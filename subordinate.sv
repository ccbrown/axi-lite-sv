==> flow/design.v <==
module subordinate #(
    localparam DATA_WIDTH = 32,
    localparam ADDRESS_WIDTH = 4
) (
    input  axi_aclk_in,
    input  axi_aresetn_in,
    input  [ADDRESS_WIDTH-1:0] axi_awaddr_in,
    input  [2:0] axi_awprot_in,
    input  axi_awvalid_in,
    input  [DATA_WIDTH-1:0] axi_wdata_in,
    input  [ADDRESS_WIDTH-1:0] axi_wstrb_in,
    input  axi_wvalid_in,
    input  axi_bready_in,
    input  [ADDRESS_WIDTH-1:0] axi_araddr_in,
    input  [2:0] axi_arprot_in,
    input  axi_arvalid_in,
    input  axi_rready_in,
    output axi_awready_out,
    output axi_wready_out,
    output [1:0] axi_bresp_out,
    output axi_bvalid_out,
    output axi_arready_out,
    output [DATA_WIDTH-1:0] axi_rdata_out,
    output [1:0] axi_rresp_out,
    output axi_rvalid_out
);
    reg [DATA_WIDTH-1:0] r0;
    reg [DATA_WIDTH-1:0] r1;
    reg [DATA_WIDTH-1:0] r2;
    reg [DATA_WIDTH-1:0] r3;
    reg axi_wready = 0;
    reg [1:0] axi_bresp = 2'b00;
    reg axi_bvalid = 0;
    reg axi_arready = 1;
    reg [DATA_WIDTH-1:0] axi_rdata;
    reg [1:0] axi_rresp = 2'b00;
    reg axi_rvalid = 0;
    assign axi_wready_out = axi_wready;
    assign axi_awready_out = axi_wready;
    assign axi_bresp_out = axi_bresp;
    assign axi_bvalid_out = axi_bvalid;
    assign axi_arready_out = axi_arready;
    assign axi_rdata_out = axi_rdata;
    assign axi_rresp_out = axi_rresp;
    assign axi_rvalid_out = axi_rvalid;
    always @(*)
    axi_arready <= !axi_rvalid_out;
    wire should_write;
    assign should_write = axi_wready_out && axi_wvalid_in && axi_wready_out && axi_awvalid_in;
    wire should_read;
    assign should_read = axi_arready_out && axi_arvalid_in && (!axi_rvalid_out);
    always @(posedge axi_aclk_in)
    axi_wready <= axi_aresetn_in && !axi_wready && (axi_awvalid_in && axi_wvalid_in) && (!axi_bvalid_out || axi_bready_in);
    always @(posedge axi_aclk_in)
    if (!axi_aresetn_in) begin
        axi_bvalid <= 0;
        axi_bresp  <= 2'b00;
    end else if (should_write)
        axi_bvalid <= 1;
    else if (axi_bready_in)
        axi_bvalid <= 0;
    always @(posedge axi_aclk_in)
    if (!axi_aresetn_in) begin
        axi_rvalid <= 0;
        axi_rresp <= 2'b00;
    end else if (should_read)
        axi_rvalid <= 1;
    else if (axi_rready_in)
        axi_rvalid <= 0;
	function [DATA_WIDTH-1:0] apply_wstrb;
		input [DATA_WIDTH-1:0]   prev;
		input [DATA_WIDTH-1:0]   data;
		input [DATA_WIDTH/8-1:0] wstrb;
		integer	k;
		for(k=0; k<DATA_WIDTH/8; k=k+1)
		begin
			apply_wstrb[k*8+:8] = wstrb[k] ? data[k*8+:8] : prev[k*8+:8];
		end
	endfunction
    always @(posedge axi_aclk_in)
    if (!axi_aresetn_in) begin
        r0 <= 0;
        r1 <= 0;
        r2 <= 0;
        r3 <= 0;
    end else if (should_write) begin
        case(axi_awaddr_in[3:2])
        2'd0: r0 <= apply_wstrb(r0, axi_wdata_in, axi_wstrb_in);
        2'd1: r1 <= apply_wstrb(r1, axi_wdata_in, axi_wstrb_in);
        2'd2: r2 <= apply_wstrb(r2, axi_wdata_in, axi_wstrb_in);
        2'd3: r3 <= apply_wstrb(r3, axi_wdata_in, axi_wstrb_in);
        endcase
    end
    always @(posedge axi_aclk_in)
    if (!axi_rvalid_out || axi_rready_in) begin
        case(axi_araddr_in[3:2])
        2'd0: axi_rdata <= r0;
        2'd1: axi_rdata <= r1;
        2'd2: axi_rdata <= r2;
        2'd3: axi_rdata <= r3;
        endcase
    end 
endmodule
### Reports on subordinate

The steps from the RTL of subordinate to its reports follow in flow order.
Line numbers count from 1 in the design file above.
Operators carry their Yosys type and port widths (W data, S select, Z words).
Library cell names are shortened.
The mark n/a stands for no value.

* top module: subordinate
* clock port: axi_aclk_in
* cell library: sky130hd
* corner: tt_025C_1v80

### Elaborated design

Counts by Yosys on the flattened word-level netlist (proc, flatten, opt, wreduce; memories kept). Register bits leave out memories and registers merged into their read ports (data or address). Print and check cells are left out. Cells with the same type and inputs are merged into one.

* multiplexer cells: 5
* eq/ne operators: 6
* reduce/logical cells: 34

Operator list (number)
* $pmux W32 S4: 1
* $reduce_and A3 Y1: 16
* $logic_and A1 B1 Y1: 9
* $eq A2 B2 Y1 const B: 4
* $eq A2 B1 Y1 const B: 2
* $logic_not A2 Y1: 2
* $reduce_bool A2 Y1: 2
* $mux W1: 4
* $logic_not A1 Y1: 3
* $logic_or A1 B1 Y1: 2

* input port bits: 57
* output and inout port bits: 41
* elaborated cells: 65
* bits in registers: 163

### Logic depth

Yosys ltp: most cells in a row. Word level: on the elaborated netlist, between registers, memories and ports. Mapped: between sequential cells and ports; inverters and the memories' decode and read muxes count.

* depth after elaboration: 4
* ABC_AREA: 0
* depth in mapped cells: 5
* mapped depth without buffers: 3

### Netlist

Yosys stat after the flow's synthesis: flattened, memories mapped to cells. It holds for the ABC_AREA given above (unset counts as 0); a run with the other value may have another netlist.

* standard cells after synthesis: 552
* cell area after synthesis: 6598.8 um^2
* area of sequential cells: 3583.4 um^2
* buffers: 33
* flip-flops: 163

Cells by type
* dfxtp_1: number 131, area in all 2.62E+03 um^2
* mux2i_1: number 128, area in all 1.28E+03 um^2
* edfxtp_1: number 32, area in all 960.922 um^2
* mux4_2: number 32, area in all 720.691 um^2
* nand2_1: number 162, area in all 608.083 um^2
* nor2_2: number 14, area in all 87.584 um^2
* buf_2: number 13, area in all 65.062 um^2
* buf_4: number 6, area in all 45.043 um^2
* nor3_4: number 2, area in all 32.531 um^2
* clkbuf_1: number 8, area in all 30.029 um^2
* nand3_1: number 6, area in all 30.029 um^2
* nand3b_1: number 4, area in all 30.029 um^2
* buf_1: number 5, area in all 18.768 um^2
* nand2b_1: number 2, area in all 12.512 um^2
* buf_6: number 1, area in all 11.261 um^2
* nand3_2: number 1, area in all 10.01 um^2
* o211a_1: number 1, area in all 10.01 um^2
* a21boi_0: number 1, area in all 7.507 um^2

Not listed: further types 3, cells in them 3.

### Path before layout

Source: OpenSTA report_checks on the synthesized netlist (no wires, ideal clock, input and output delay 20% of the period each), path of least setup slack; recovery checks are left aside. Register names are those of the netlist, which keeps one name where synthesis merged equal registers.

* path type: input to register
* start point: input port axi_araddr_in[2]
* end point: register axi_rdata[10]
* launch time at the first pin: 0.452 ns
* path slack: 0.593 ns
* setup time: 0.272 ns
* data required time: 1.988 ns
* data arrival time: 1.395 ns
* stages: 3
* period: 2.26 ns
* input delay: 0.452 ns
* path buffers: 2
* delay of the path: 1.215 ns
* synthesis period reached: 1.667 ns

"delay of the path" = arrival - input delay + setup time.
"stages": output pins that drive a net of the path, with the launching flip-flop's if there is one; two outputs of one cell count as two.
"synthesis period reached" is the clock period less the worst setup slack; recovery checks do not enter. This is arithmetic on one report: input and output delays are still those of the set period (20% each).
The rows between start and end are the longest chain of elaborated cells between them; the timing report does not say that the signal goes this way. Where chains are equally long, one stands for them.
Each line given opens the expression or statement behind the cell; cells for indexed reads and writes are added by Yosys, which also makes memories of some case tables.
A register here has more assigning lines than the two given.

* cells stage by stage: buf_2 buf_2 mux4_2
* length of the longest elaborated chain: 2
* elaborated cells on any way between the ends: 5
* RTL lines with such cells: 1
* those cells by class: eq/ne: 3; mux: 1; reduce/logical: 1

Ends and longest elaborated chain, post-synthesis
* start: declaration: line 14 `input  [ADDRESS_WIDTH-1:0] axi_araddr_in,`
* $eq A2 B2 Y1: line 96 `case(axi_araddr_in[3:2])`
* $pmux W32 S4: line 96
* end: assignment: line 97 `2'd0: axi_rdata <= r0;`
* end: assignment: line 98 `2'd1: axi_rdata <= r1;`
* end: declaration: line 35 `reg [DATA_WIDTH-1:0] axi_rdata;`

### Worst path after layout

From the final timing report of run 2: the path of least setup slack in the routed layout; clock arrival at registers is part of the times.

* path type: register to register
* start point: register axi_wready
* end point: register r0[0]
* data required time: 1.50 ns
* stages: 6
* period: 1.15 ns
* path buffers: 2
* setup time: 0.08 ns
* path slack: -0.28 ns
* data arrival time: 1.78 ns
* launch time at the first pin: 0.42 ns

The rows between start and end are the longest chain of elaborated cells between them; the timing report does not say that the signal goes this way. Where chains are equally long, one stands for them.

* cells stage by stage: dfxtp_4 nand3b_1 buf_12 nor3_4 buf_12 mux2i_2
* length of the longest elaborated chain: 4
* elaborated cells on any way between the ends: 4
* RTL lines with such cells: 1
* those cells by class: reduce/logical: 4

Ends and longest elaborated chain, after layout
* start: declaration: line 31 `reg axi_wready = 0;`
* start: assignment: line 53 `axi_wready <= axi_aresetn_in && !axi_wready && (axi_awvalid_in && axi_wvalid_in) && (!axi_bvalid_out || axi_br ...`
* $logic_and A1 B1 Y1 x3: line 49
* $reduce_and A3 Y1
* end: assignment: line 82 `r0 <= 0;`
* end: assignment: line 88 `2'd0: r0 <= apply_wstrb(r0, axi_wdata_in, axi_wstrb_in);`
* end: declaration: line 27 `reg [DATA_WIDTH-1:0] r0;`

Appendix: measured runs

Below are 2 stored runs of the flow (Yosys, OpenROAD; platform sky130hd) on subordinate, each with its settings and what was measured, unordered. Constraints: input delay and output delay 20% of the set period each, output load 0.01 pF.
"achieved period": clock period set for the run, less the worst setup slack. It is reckoned from that one timing run; input and output delays stay at 20% of the period that was set.
"total design power": no workload was simulated; the value follows from the tool's default switching activity.

### Run 1

Settings: `period_ns=1.59`, `CORE_UTILIZATION=59`, `SETUP_SLACK_MARGIN=0.05`, `PLACE_DENSITY=0.49`, `CORE_ASPECT_RATIO=0.53`, `CORE_MARGIN=5`, `CELL_PAD_IN_SITES_GLOBAL_PLACEMENT=3`, `CELL_PAD_IN_SITES_DETAIL_PLACEMENT=2`, `GPL_ROUTABILITY_DRIVEN=0`, `CTS_CLUSTER_SIZE=90`, `CTS_CLUSTER_DIAMETER=192`, `CAP_MARGIN=40`, `SLEW_MARGIN=20`

Stopped before the end: placement reported GPL-0301.

### Run 2

Settings: `period_ns=1.15`, `CORE_UTILIZATION=65`, `SETUP_SLACK_MARGIN=0.27`, `PLACE_DENSITY_LB_ADDON=0.27`, `CORE_ASPECT_RATIO=1.25`, `GPL_TIMING_DRIVEN=0`, `GPL_ROUTABILITY_DRIVEN=1`, `CAP_MARGIN=20`, `CORE_MARGIN=2`, `SLEW_MARGIN=20`

- Yosys chip area after synthesis: 6598.8 um^2
- Total die area: 10979.1 um^2
- Post-route utilization: 0.909
- Setup slack of the critical path: -0.279 ns
- Setup TNS: -14.147 ns
- Worst hold slack in the final report: 0.191 ns
- Total design power: 12416 uW
- Achieved period: 1.429 ns
